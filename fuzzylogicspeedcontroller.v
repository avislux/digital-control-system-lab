==> flow/design.v <==
`timescale 1ns / 1ps
module fuzzylogicspeedcontroller(
    input [7:0] R, 
    input [7:0] C,
	 input go,
    input clk,
    output reg [7:0] pw
    );
	 reg [5:0] state ;
	 initial state = 0;
reg [7:0] eNSreg, eZreg, ePSreg, eNLreg, ePLreg, deNreg, deZreg, dePreg; 
reg [7:0] DMeNS, DMeZ, DMePS, DMdeN, DMdeZ, DMdeP;
reg [7:0] DMeNL, DMePL;
reg [7:0] rule1,rule2,rule3,rule4,rule5,rule6,rule7,rule8,rule9,rule10,rule11,rule12,rule13,rule14,rule15;
reg [7:0] pwt, stop,slow,med,fast,blast;
reg [8:0] E, oldE, de,dPW,dPWS;  
reg [19:0] num, den;
wire [24:0] HSEC;
reg [24:0] TSC;
assign HSEC = 25000000;  
initial DMeNS = 0; initial E = 0; initial oldE = 0; initial de = 0; initial dPW=0; initial pw = 0; initial dPWS = 0;
initial DMeZ = 0; initial DMePS = 0; initial DMdeN = 0; initial DMdeZ = 0; initial DMdeP = 0;
always @ (*)
	begin
		if (E < 158) begin DMeNL <= 255; end
		else if (E >= 158 && E < 190) begin DMeNL <= -(E<<3) + 1519; end
		else begin DMeNL <= 0; end
		if (E < 158) begin DMeNS <= 0; end 
		else if (E >= 158 && E< 190) begin DMeNS <= (E<<3) - 1264;end   
		else if (E >= 190 && E< 213) begin DMeNS <= 255; end
		else if (E >= 213 && E< 245) begin DMeNS <= -(E<<3) + 1959 ; end
		else begin DMeNS <= 0;end
		if (E < 213) begin DMeZ <= 0; end
		else if (E >= 213 && E < 245) begin DMeZ <= (E<<3)-1680;end 
		else if (E >= 245 && E < 265) begin DMeZ <= 255;end
		else if (E >= 265 && E < 297) begin DMeZ <= -(E<<3)+2375;end 
		else begin DMeZ <= 0; end
		if (E < 265) begin DMePS <= 0; end
		else if (E >= 265 && E < 297) begin DMePS <= (E<<3) - 2120;end 
		else if (E >= 297 && E < 320) begin DMePS <= 255;end
		else if (E >= 320 && E < 352)  begin DMePS <= -(E<<3) + 2815; end
		else begin DMePS <= 0; end
		if (E < 320) begin DMePL <= 0; end
		else if (E >= 320 && E <352 ) begin DMePL <= (E<<3) - 2560; end
		else begin DMePL <= 255; end
		if (de < 218) begin DMdeN <= 255;end
		else if (de >= 218 && de<= 250) begin DMdeN <= -(de<<3)+1999;end 
		else begin DMdeN <= 0;end
		if (de < 218) begin DMdeZ <= 0; end
		else if (de >= 218 && de < 250) begin DMdeZ <= (de<<3)-1744;end 
		else if (de >= 250 && de <= 260) begin DMdeZ <= 255;end
		else if (de > 265 && de<= 292) begin DMdeZ <= -(de<<3)+2335;end
		else begin DMdeZ <= 0; end
		if (de > 260 && de < 292) begin DMdeP <= (de<<3) - 2080;end 
		else if (de <= 260) begin DMdeP <= 0;end
		else  begin DMdeP <= 255; end
	end
always@(posedge clk)
	begin
		case (state)
			0:begin 	deNreg <=DMdeN;
						eNLreg <=DMeNL;
						ePLreg <=DMePL;
						eZreg <=DMeZ;
						ePSreg <=DMePS;
						eNSreg <=DMeNS;
						deZreg <=DMdeZ;
						dePreg <=DMdeP;
						E<= 255 + R - C;
						de <= 255 + E - oldE;
						oldE <= E;
						dPWS <= dPW ;
						pw <=dPWS;
						if (go) state <= 1;
						else state <=0;
				end
			1: begin	if(ePSreg<dePreg) rule1 <= ePSreg;
						else rule1 <= dePreg;
						state <=2;
				end
			2: begin	if(ePSreg<deZreg) rule2 <= ePSreg;
						else rule2 <= deZreg;
						state <=3;
				end
			3: begin	if(ePSreg<deNreg) rule3 <= ePSreg;
						else rule3 <= deNreg;
						state <=4;
				end
			4: begin	if(eZreg<dePreg) rule4 <= eZreg;
						else rule4 <= dePreg;
						state <=5;
				end
			5: begin	if(eZreg<deZreg) rule5 <= eZreg;
						else rule5 <= deZreg;
						state <=6;
				end
			6: begin	if(eZreg<deNreg) rule6 <= eZreg;
						else rule6 <= deNreg;
						state <=7;
				end
			7: begin	if(eNSreg<dePreg) rule7 <= eNSreg;
						else rule7 <= dePreg;
						state <=8;
				end
			8: begin	if(eNSreg<deZreg) rule8 <= eNSreg;
						else rule8 <= deZreg;
						state <=9;
				end
			9: begin	if(eNSreg<deNreg) rule9 <= eNSreg;
						else rule9 <= deNreg;
						state <=10;
				end
			10: begin
						if(ePLreg<dePreg) rule10 <= ePLreg;
						else rule10 <= dePreg;
						state <=11;
				end
			11: begin			
						if(ePLreg<deZreg) rule11 <= ePLreg;
						else rule11 <= deZreg;
						state <=12;
				end
			12: begin
						if(ePLreg<deNreg) rule12 <= ePLreg;
						else rule12 <= deNreg;
						state <=13;
				end
			13: begin
						if(eNLreg<dePreg) rule13 <= eNLreg;
						else rule13 <= dePreg;
						state <=14;
				end
			14: begin
						if(eNLreg<deZreg) rule14 <= eNLreg;
						else rule14 <= deZreg;
						state <=15;
				end
			15: begin
						if(eNLreg<deNreg) rule15 <= eNLreg;
						else rule15 <= deNreg;
						state <=16;
				end
			16:begin	med <=rule5;
						if (rule1>=rule10 && rule1>=rule11 && rule1>=rule12) blast <=rule1;  
						else if (rule10>=rule1 && rule10>=rule11 && rule10>=rule12) blast <=rule10;
                        else if (rule11>=rule1 && rule11>=rule10 && rule11>=rule12) blast <=rule11;
                        else blast <= rule12;
						state <=17;
				end
			17:begin	if (rule2>=rule3 && rule2>=rule4 ) fast <=rule2;  
                        else if (rule3>=rule2 && rule3>=rule4 ) fast <=rule3;
						else fast <=rule4;
						state <=18;
				end				
			18:begin	if (rule6>=rule7 && rule6>=rule8 ) slow <=rule6;  
						else if (rule7>=rule6 && rule7>=rule8) slow <=rule7;
                        else slow <= rule8;
						state <=19;
				end		
			19:begin	if (rule9>=rule15 && rule9>=rule13 && rule9>=rule14) stop <=rule9;  
                        else if (rule13>=rule9 && rule13>=rule14 && rule13>=rule15) stop <=rule13;
                        else if (rule14>=rule9 && rule14>=rule13 && rule14>=rule15) stop <=rule14;
						else stop <=rule15;
						state <=20;
				end
			20:begin den <= stop + slow + med + fast + blast;
						num <= (stop<<7) - (stop<<3) 
						+ (slow<<7) + (slow<<4) + (slow<<3) + slow  
						+ (med<<8)-(med<<6)-(med<<2) 
						+(fast<<8) -(fast<<5)-(fast<<1)  
						+(blast<<8)-blast; 
						pwt<=0; TSC <=HSEC;
						state <=21;
				end
			21:begin if(num<den)
							begin
								state<=22;
							end
						else begin
									pwt <=pwt+1;
									num<=num-den;
									if (TSC > 0) TSC<=TSC-1;
									state<=21;
								end
				end
			22:begin if (TSC>0)
							begin TSC<=TSC-1; state <=22; end
						else begin
									dPW<=pwt;
									state<=0;
								end
				end
		endcase
	end
endmodule
== Reports on fuzzylogicspeedcontroller ==
What the tools print for fuzzylogicspeedcontroller, step after step.
Lines are those of the file above, counted from 1.
Operators: Yosys type, input widths -> output width; for muxes data width and select width s.
Library cell names are shortened.
The mark -- stands for no value.
Set-up
  top: fuzzylogicspeedcontroller
  clock input: clk
  library: sky130hd
  timing corner: tt_025C_1v80

== After elaboration ==
Source: Yosys, flattened and elaborated, memories not mapped. Widths are those after wreduce. Registers that Yosys merges into a memory's read port (data or address) are not register bits. Print and check cells do not count. Equal cells are merged and count once.
Operators by class
  $add $sub $neg: 38
  order comparisons: 68
  eq/ne operators: 23
  multiplexer cells: 53
  bitwise operators: 1
  reduce/logical cells: 35
Operators with widths (count)
  $mux 8: 43
  $ge 8x8->1: 26
  $pmux 6 s23: 1
  $lt 8x8->1: 15
  $pmux 25 s3: 1
  $add 20x16->20: 3
  $ge 9x8->1 const B: 6
  $lt 9x8->1 const B: 6
  $mux 25: 2
  $eq 6x4->1 const B: 8
  $lt 9x9->1 const B: 5
  $eq 6x5->1 const B: 7
  $pmux 20 s2: 1
  $add 8x8->8 const B: 4
  $logic_and 1x1->1: 28
  $ge 9x9->1 const B: 3
  $sub 25x1->25 const B: 1
  $gt 25x1->1 const B: 1
  $eq 6x3->1 const B: 4
  $sub 8x8->8 const B: 3
  $reduce_bool 23->1: 1
  $sub 20x10->20: 1
  $sub 20x13->20: 1
  $sub 20x14->20: 1
  $sub 20x20->20: 1
  $lt 20x20->1: 1
  $add 20x8->20: 1
  $sub 20x8->20: 1
Not listed: further kinds 36, cells in them 42.
Bit counts
  bits in registers: 354
  output and inout bits: 8

== Logic depth ==
Yosys ltp: most cells in a row. Word level: on the elaborated netlist, between registers, memories and ports. Mapped: between sequential cells and ports; inverters and the memories' decode and read muxes count.
Depth
  depth in word-level cells: 14
  ABC_AREA: 0
  gate-level depth with buffers: 30
  gate-level depth less buffers: 30

== Netlist ==
The flow's flattened synthesis, as Yosys stat reports it; memories are mapped. The netlist is that of the ABC_AREA named above (0 if unset); the other value can give another one.
Cells by type (count)
  edfxtp_1: 288
  ha_1: 358
  fa_1: 89
  inv_1: 272
  mux2_2: 87
  a21oi_1: 147
  xnor2_1: 79
  o21ai_0: 136
  nand2_1: 122
  nor2_1: 120
  o21a_1: 57
  xor2_1: 41
  mux2i_1: 29
  nor3_1: 47
  nor2b_1: 33
  a21o_1: 24
  or2_2: 23
  a211oi_1: 19
Other cell types: 55; their cells: 223.
Mapped netlist
  cell count: 2194
  chip area (Yosys): 23415.0 µm²
  flip-flop cells: 288
  buffer cells: 35

== Timing after synthesis ==
OpenSTA on the mapped netlist: ideal clock, no wires. The path of least setup slack (recovery checks aside). Input and output delay are each 20% of the period. Register names are those of the netlist, which keeps one name where synthesis merged equal registers.
Timing post-synthesis
  path kind: reg-to-reg
  from: reg stop[2]
  to: reg num[19]
  clock period: 6.86 ns
  arrival time: 6.216 ns
  data required time: 6.604 ns
  setup slack: 0.387 ns
  path delay: 6.472 ns
  driving pins on the path: 27
  period reached after synthesis: 6.473 ns
"path delay" = arrival - input delay + setup time.
"driving pins on the path": output pins that drive a net of the path, with the launching flip-flop's if there is one; two outputs of one cell count as two.
"period reached after synthesis" = period - worst setup slack (recovery checks aside). The figure is calculated, with input and output delays left at 20% of the set period.
The rows between start and end are the longest chain of elaborated cells between them; the timing report does not say that the signal goes this way. Where chains are equally long, one stands for them.
A line is the first line of the expression or statement that the cell stems from. Yosys adds cells for indexed reads and writes and turns some case tables into memories.
At most two assigning lines are given for a register; there are more.
On the way, post-synthesis
  cell sequence: edfxtp_1 > ha_1 > a21oi_1 > nor2b_1 > o21ai_0 > nand2_1 > nor2_1 > xnor2_1 > fa_1 > inv_1 > ha_1 > ha_1 > nor2b_1 > o21a_1 > nor2_1 > xor2_1 > fa_1 > ha_1 > fa_1 > fa_1 > inv_1 > ha_1 > and3_1 > o2111ai_1 > a31oi_1 > nand3_1 > a22o_1
  cells in the longest elaborated chain: 14
  elaborated cells between the ends (all ways): 14
  RTL lines with such cells: 2
Ends and longest elaborated chain, post-synthesis
  start, declared: line 15  | reg [7:0] pwt, stop,slow,med,fast,blast;
  start, assigned: line 160  | 19:begin if (rule9>=rule15 && rule9>=rule13 && rule9>=rule14) stop <=rule9;
  start, assigned: line 161  | else if (rule13>=rule9 && rule13>=rule14 && rule13>=rule15) stop <=rule13;
  $sub 15x11->16: line 167  | num <= (stop<<7) - (stop<<3)
  $add 16x16->17: line 167
  $add 17x13->18: line 167
  $add 18x12->19: line 167
  $add 20x8->20: line 167
  $add 20x16->20: line 167
  $sub 20x14->20: line 167
  $sub 20x10->20: line 167
  $add 20x16->20: line 167
  $sub 20x13->20: line 167
  $sub 20x9->20: line 167
  $add 20x16->20: line 167
  $sub 20x8->20: line 167
  $pmux 20 s2: line 60  | case (state)
  end, assigned: line 167
  end, assigned: line 181  | num<=num-den;
  end, declared: line 17  | reg [19:0] num, den;

== Path in the finished layout ==
From the final timing report of entry A: the path of least setup slack in the routed layout; clock arrival at registers is part of the times.
Timing post-layout
  path kind: reg-to-reg
  from: reg stop[2]
  to: reg num[19]
  clock period: 4.95 ns
  arrival time: 6.72 ns
  data required time: 5.27 ns
  setup slack: -1.44 ns
  driving pins on the path: 27
The rows between start and end are the longest chain of elaborated cells between them; the timing report does not say that the signal goes this way. Where chains are equally long, one stands for them.
At most two assigning lines are given for a register; there are more.
On the way, post-layout
  cell sequence: edfxtp_1 > buf_6 > ha_4 > and3_4 > o21a_1 > o21a_1 > nor2_2 > xnor2_2 > fa_1 > ha_4 > buf_6 > a21oi_4 > nor2b_1 > o21a_1 > nor2_2 > xor2_1 > fa_1 > ha_1 > fa_1 > fa_1 > inv_2 > ha_4 > and3_4 > o2111ai_4 > a31oi_4 > nand3_1 > a22o_1
  cells in the longest elaborated chain: 14
  elaborated cells between the ends (all ways): 14
  RTL lines with such cells: 2
Ends and longest elaborated chain, post-layout
  start, declared: line 15  | reg [7:0] pwt, stop,slow,med,fast,blast;
  start, assigned: line 160  | 19:begin if (rule9>=rule15 && rule9>=rule13 && rule9>=rule14) stop <=rule9;
  start, assigned: line 161  | else if (rule13>=rule9 && rule13>=rule14 && rule13>=rule15) stop <=rule13;
  $sub 15x11->16: line 167  | num <= (stop<<7) - (stop<<3)
  $add 16x16->17: line 167
  $add 17x13->18: line 167
  $add 18x12->19: line 167
  $add 20x8->20: line 167
  $add 20x16->20: line 167
  $sub 20x14->20: line 167
  $sub 20x10->20: line 167
  $add 20x16->20: line 167
  $sub 20x13->20: line 167
  $sub 20x9->20: line 167
  $add 20x16->20: line 167
  $sub 20x8->20: line 167
  $pmux 20 s2: line 60  | case (state)
  end, assigned: line 167
  end, assigned: line 181  | num<=num-den;
  end, declared: line 17  | reg [19:0] num, den;

Hand-over note for fuzzylogicspeedcontroller

2 stored runs of fuzzylogicspeedcontroller in the flow (synthesis by Yosys, layout by OpenROAD, sky130hd cells), in arbitrary order. Constraints: input delay and output delay 20% of the set period each, output load 0.01 pF.
"worst setup path time": the worst setup path's part of the clock period (all of it between registers, 20% less for each end at a port) less its slack. A launch clock that arrives late makes it longer, a capture clock that arrives late makes it shorter.
[entry A] settings: period_ns=4.95, CORE_UTILIZATION=17, SETUP_SLACK_MARGIN=-0.13, PLACE_DENSITY_LB_ADDON=0.11, CELL_PAD_IN_SITES_GLOBAL_PLACEMENT=0, TNS_END_PERCENT=70, GPL_TIMING_DRIVEN=1, CTS_CLUSTER_SIZE=16, MIN_ROUTING_LAYER=met1, CAP_MARGIN=20, CORE_MARGIN=2, SLEW_MARGIN=20
[entry A] result: chip area after synthesis (Yosys) 23415.0 µm², die area 140719.0 µm², standard-cell area of the final layout 28335.9 µm², utilization 20.7 %, worst setup slack after layout -1.442 ns, total negative slack -14.534 ns, worst setup path time 6.39 ns, worst setup path kind reg-to-reg
[entry B] settings: period_ns=4.42, CORE_UTILIZATION=31, PLACE_DENSITY=0.36, CORE_ASPECT_RATIO=1.61, CELL_PAD_IN_SITES_DETAIL_PLACEMENT=0, ABC_AREA=0, GPL_TIMING_DRIVEN=1, GPL_ROUTABILITY_DRIVEN=0, SLEW_MARGIN=35, MAX_ROUTING_LAYER=met4, CAP_MARGIN=20, CORE_MARGIN=2
[entry B] result: chip area after synthesis (Yosys) 23415.0 µm², die area 77808.3 µm², standard-cell area of the final layout 27811.7 µm², utilization 37.2 %, worst setup slack after layout -2.088 ns, total negative slack -21.511 ns, worst setup path time 6.51 ns, worst setup path kind reg-to-reg

End of note.
